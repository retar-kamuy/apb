==> flow/design.v <==
module apb #(
  parameter ADDR_WIDTH = 32,
  parameter DATA_WIDTH = 32
) (
  input                             pclk,
  input                             presetn,
  output  logic [ADDR_WIDTH-1:0]    paddr,
  output  logic [2:0]               pprot,
  output  logic                     pnse,
  output  logic                     psel,
  output  logic                     penable,
  output  logic                     pwrite,
  output  logic [DATA_WIDTH-1:0]    pwdata,
  output  logic [DATA_WIDTH/8-1:0]  pstrb,
  input                             pready,
  input         [DATA_WIDTH-1:0]    prdata,
  input                             pslverr,
  input                             en,
  input         [DATA_WIDTH/8-1:0]  we,
  input         [DATA_WIDTH-1:0]    addr,
  input         [DATA_WIDTH-1:0]    din,
  output  logic                     busy,
  output  logic [DATA_WIDTH-1:0]    dout,
  output  logic                     err
);
  enum logic [1:0] {
    IDLE = 0,
    SETUP = 1,
    ACCESS = 2
  } state;
  assign pprot = 3'd0;
  assign pnse = 1'd0;
  logic [DATA_WIDTH/8-1:0] pipeline_pwrite;
  logic [DATA_WIDTH-1:0] pipeline_pwdata;
  logic [ADDR_WIDTH-1:0] pipeline_paddr;
  logic [DATA_WIDTH/8-1:0] pipeline_pstrb;
  always_ff @(posedge pclk or negedge presetn)
    if (~presetn) begin
      pipeline_pwrite <= (DATA_WIDTH/8)'(1'd0);
      pipeline_pwdata <= DATA_WIDTH'(1'd0);
      pipeline_paddr <= ADDR_WIDTH'(1'd0);
      pipeline_pstrb <= (DATA_WIDTH/8)'(1'd0);
    end else
      case (state)
        SETUP: begin
          pipeline_pwrite <= (DATA_WIDTH/8)'(1'd0);
          pipeline_pwdata <= DATA_WIDTH'(1'd0);
          pipeline_paddr <= ADDR_WIDTH'(1'd0);
          pipeline_pstrb <= (DATA_WIDTH/8)'(1'd0);
        end
        ACCESS: begin
          pipeline_pwdata <= DATA_WIDTH'(1'd0);
          pipeline_paddr <= ADDR_WIDTH'(1'd0);
        end
        default: begin   
          pipeline_pwrite <= we;
          pipeline_pwdata <= din;
          pipeline_paddr <= addr;
          pipeline_pstrb <= we;
        end
      endcase
  always_ff @(posedge pclk or negedge presetn)
    if (~presetn) begin
      paddr <= ADDR_WIDTH'(1'd0);
      pwrite <= 1'd0;
      psel <= 1'd0;
      penable <= 1'd0;
      pwdata <= DATA_WIDTH'(1'd0);
      pstrb <= (DATA_WIDTH/8)'(1'd0);
    end else
      case (state)
        SETUP: begin
          paddr <= pipeline_paddr;
          pwrite <= |pipeline_pwrite;
          psel <= 1'd1;
          pwdata <= pipeline_pwdata;
          pstrb <= pipeline_pstrb;
        end
        ACCESS: begin
          if (pready) begin
            psel <= 1'd0;
            penable <= 1'd0;
            pwrite <= 1'd0;
          end
          else begin
            penable <= 1'd1;
          end
        end
        default: begin   
          paddr <= ADDR_WIDTH'(1'd0);
          pwrite <= 1'd0;
          psel <= 1'd0;
          penable <= 1'd0;
          pstrb <= (DATA_WIDTH/8)'(1'd0);
        end
      endcase
  always_ff @(posedge pclk or negedge presetn)
    if (~presetn)
      dout <= DATA_WIDTH'(1'd0);
    else
      if (~(|pipeline_pwrite))
        if (penable & pready)
          dout <= prdata;
  always_ff @(posedge pclk or negedge presetn)
    if (~presetn) begin
      busy <= 1'd0;
      err <= 1'd0;
    end else
      case (state)
        IDLE: begin
          err <= 1'd0;
          if (en)
            busy <= 1'd1;
        end
        ACCESS:
          if (pready) begin
            busy <= 1'd0;
            err <= pslverr;
          end
        default: begin
          busy <= busy;
          err <= err;
        end
      endcase
  always_ff @(posedge pclk or negedge presetn)
    if (~presetn)
      state <= IDLE;
    else
      case (state)
        IDLE:
          if (en)
            state <= SETUP;
        SETUP:
          state <= ACCESS;
        ACCESS:
          if (pready & en)
            state <= SETUP;
          else if (pready)
            state <= IDLE;
        default:
          state <= state;
      endcase
endmodule
# Tool chain data of apb
# The steps from the RTL of apb to its reports follow in flow order.
# Line numbers count from 1 in the design file above.
# Library cell names are shortened.
setup:
  top_module: "apb"
  clock_port: "pclk"
  cell_library: "sky130hd"
  pvt_corner: "tt_025C_1v80"

# Word-level counts
# Source: Yosys, flattened and elaborated, memories not mapped. Widths are those after wreduce. Registers that Yosys merges into a memory's read port (data or address) are not register bits. Print and check cells do not count. Equal cells are merged and count once.
word_totals:
  input_bits: 105
  ff_bits: 175
  out_inout_bits: 109
  wordCells: 48
classes:
  reduce_logical: 9
  n_mux: 18
  bitwise: 3
  equal: 5
op_table:
  columns: ["op", "count"]
  rows:
  - ["parallel mux 32 bit (select 2 bit)", 1]
  - ["2-to-1 mux 32 bit", 2]
  - ["parallel mux 4 bit (select 2 bit)", 2]
  - ["parallel mux 1 bit (select 2 bit)", 5]
  - ["AND reduction 3 bit", 2]
  - ["parallel mux 2 bit (select 3 bit)", 1]
  - ["2-to-1 mux 2 bit", 3]
  - ["!= test 2 bit with constant B", 2]
  - ["AND reduction 2 bit", 2]
  - ["OR reduction 4 bit", 1]
  - ["2-to-1 mux 1 bit", 4]
  - ["!= test 3 bit with constant B", 1]
  - ["nonzero test 3 bit", 1]
  - ["bitwise AND 1 bit", 2]
  - ["== test 2 x 1 -> 1 bit with constant B", 1]
  - ["== test 2 bit with constant B", 1]
  - ["zero test 2 bit", 1]
  - ["nonzero test 2 bit", 1]
  - ["OR reduction 2 bit", 1]
  - ["inverter 1 bit", 1]

# Longest topological paths
# Longest topological path by Yosys (ltp), each cell counted once; first at word level (registers and memories cut), then after technology mapping (sequential cells cut; the memories' decode and read muxes count).
depth:
  word_depth: 3
  abc_area: 0
  ltp_mapped: 5
  ltp_nobuf: 3

# After synthesis
# Yosys stat after the flow's synthesis: flattened, memories mapped to cells. It holds for the ABC_AREA given above (unset counts as 0); a run with the other value may have another netlist.
# Totals and module areas in this step are rounded.
by_type:
  columns: ["cell_type", "count", "type_area_um2"]
  rows:
  - ["dfrtp_1", 175, 4379.2]
  - ["mux2_4", 30, 450.432]
  - ["and2_1", 64, 400.384]
  - ["mux2_2", 35, 394.128]
  - ["nand2_1", 70, 262.752]
  - ["o21ai_0", 37, 185.178]
  - ["buf_12", 3, 60.058]
  - ["clkbuf_1", 15, 56.304]
  - ["a22o_1", 6, 52.55]
  - ["buf_2", 6, 30.029]
  - ["buf_4", 4, 30.029]
  - ["dfstp_2", 1, 26.275]
  - ["nand2b_1", 2, 12.512]
  - ["nor2b_1", 2, 12.512]
  - ["nor4_2", 1, 12.512]
  - ["buf_1", 3, 11.261]
  - ["buf_6", 1, 11.261]
  - ["inv_1", 3, 11.261]
# Other cell types: 7; their cells: 10.
mapped:
  seq_area_um2: 4400
  n_buf: 32
  mapped_cells: 468
  flip_flops: 176
  yosys_area_um2: 6500

# Path before layout
# Source: OpenSTA report_checks on the synthesized netlist (no wires, ideal clock, input and output delay 20% of the period each), path of least setup slack; recovery checks are left aside. Register names are those of the netlist, which keeps one name where synthesis merged equal registers.
synth_timing:
  kind: "reg-to-reg"
  startpoint: "register (no name shown)"
  endpoint: "register dout[10]"
  path_slack_ps: 103
  delay_ps: 1537
  period_ps: 1640
  t_arrival_ps: 1412
  setup_ps: 125
  path_buffers: 2
  launch_ps: 0
  required_time_ps: 1515
  path_stages: 6
  period_less_setup_slack_ps: 1537
# "delay_ps" is the arrival time less input delay plus setup time.
# "path_stages" counts driving pins, that of a launching flip-flop among them; a cell with two outputs on the path counts twice.
# "period_less_setup_slack_ps" = period - worst setup slack (recovery checks aside). The figure is calculated, with input and output delays left at 20% of the set period.
# The rows between start and end are the longest chain of elaborated cells between them; the timing report does not say that the signal goes this way. Where chains are equally long, one stands for them.
# Each line given opens the expression or statement behind the cell; cells for indexed reads and writes are added by Yosys, which also makes memories of some case tables.
synth_via:
  path_cell_list: "dfrtp_1 nor4_2 and3_1 buf_6 buf_12 mux2_4"
  elab_chain_cells: 3
  cone_cells: 3
  cone_classes: "logic: 1; reduce/logical: 2"
synth_lines:
  columns: ["element", "line_no", "rtl"]
  rows:
  - ["OR reduction 4 bit", 101, "if (~(|pipeline_pwrite))"]
  - ["inverter 1 bit", null, null]
  - ["AND reduction 2 bit", null, null]
  - ["end, assigned", 99, "dout <= DATA_WIDTH'(1'd0);"]
  - ["end, assigned", 103, "dout <= prdata;"]
  - ["end, declared", 23, "output  logic [DATA_WIDTH-1:0]    dout,"]

# Worst path after layout
# Path of least setup slack in the final report of stored run 1 (OpenROAD, finished layout, wires in). Where an end is a register, its clock arrival counts in the times.
# The report prints the path's times to 10 ps; the period is as set.
layout_timing:
  kind: "reg-to-reg"
  startpoint: "register (no name shown)"
  endpoint: "register dout[22]"
  t_arrival_ps: 1990
  launch_ps: 410
  setup_ps: 110
  path_slack_ps: -110
  required_time_ps: 1880
  period_ps: 1580
  path_stages: 5
  path_buffers: 1
# The rows between start and end are the longest chain of elaborated cells between them; the timing report does not say that the signal goes this way. Where chains are equally long, one stands for them.
layout_via:
  path_cell_list: "dfrtp_1 nor4_4 and3_4 clkbuf_16 mux2_4"
  elab_chain_cells: 3
  cone_cells: 3
  cone_classes: "logic: 1; reduce/logical: 2"
layout_lines:
  columns: ["element", "line_no", "rtl"]
  rows:
  - ["OR reduction 4 bit", 101, "if (~(|pipeline_pwrite))"]
  - ["inverter 1 bit", null, null]
  - ["AND reduction 2 bit", null, null]
  - ["end, assigned", 99, "dout <= DATA_WIDTH'(1'd0);"]
  - ["end, assigned", 103, "dout <= prdata;"]
  - ["end, declared", 23, "output  logic [DATA_WIDTH-1:0]    dout,"]

# Design apb on sky130hd. What follows are 2 stored runs of the flow, each under its own settings; their order means nothing. The constraints put input and output delay at 20% of the set period each and load the outputs with 0.01 pF.
# "achieved_period_ps": clock period set for the run, less the worst setup slack. It is reckoned from that one timing run; input and output delays stay at 20% of the period that was set.
# "worstPathTime_ps": the worst setup path's part of the clock period (all of it between registers, 20% less for each end at a port) less its slack. A launch clock that arrives late makes it longer, a capture clock that arrives late makes it shorter.
# By "total_power_mw" is meant OpenSTA's value without simulated activity: inputs other than the clock are taken to toggle once in ten clock periods, and the tool carries that through the logic.
# "worstPathTime_ps" is given in steps of 10 ps.
# The measured numbers are rounded.
runs:
  - name: "stored run 1"
    settings:
      period_ns: 1.58
      CORE_UTILIZATION: 41
      SETUP_SLACK_MARGIN: 0.11
      PLACE_DENSITY_LB_ADDON: 0.22
      CORE_ASPECT_RATIO: 0.65
      CORE_MARGIN: 4
      GPL_ROUTABILITY_DRIVEN: 0
      CTS_CLUSTER_DIAMETER: 154
      MAX_ROUTING_LAYER: "met5"
      CAP_MARGIN: 20
      SLEW_MARGIN: 20
    results:
      total_power_mw: 9.4
      worstSetupSlack_ps: -110
      layout_stdcell_area_um2: 9400
      yosys_chip_area_um2: 6500
      dieArea_um2: 18000
      worstPathTime_ps: 1690
      worstPathKind: "reg-to-reg"
      fin_tns_ps: -2500
      achieved_period_ps: 1686
      finalUtil_pct: 62
  - name: "stored run 2"
    settings:
      period_ns: 1.88
      SETUP_SLACK_MARGIN: 0.12
      CAP_MARGIN: 20
      CORE_MARGIN: 2
      CORE_UTILIZATION: 40
      SLEW_MARGIN: 20
    results:
      total_power_mw: 8.3
      worstSetupSlack_ps: 160
      layout_stdcell_area_um2: 9500
      yosys_chip_area_um2: 6500
      dieArea_um2: 17000
      worstPathTime_ps: 1350
      worstPathKind: "reg-to-output"
      fin_tns_ps: 0
      achieved_period_ps: 1725
      finalUtil_pct: 60
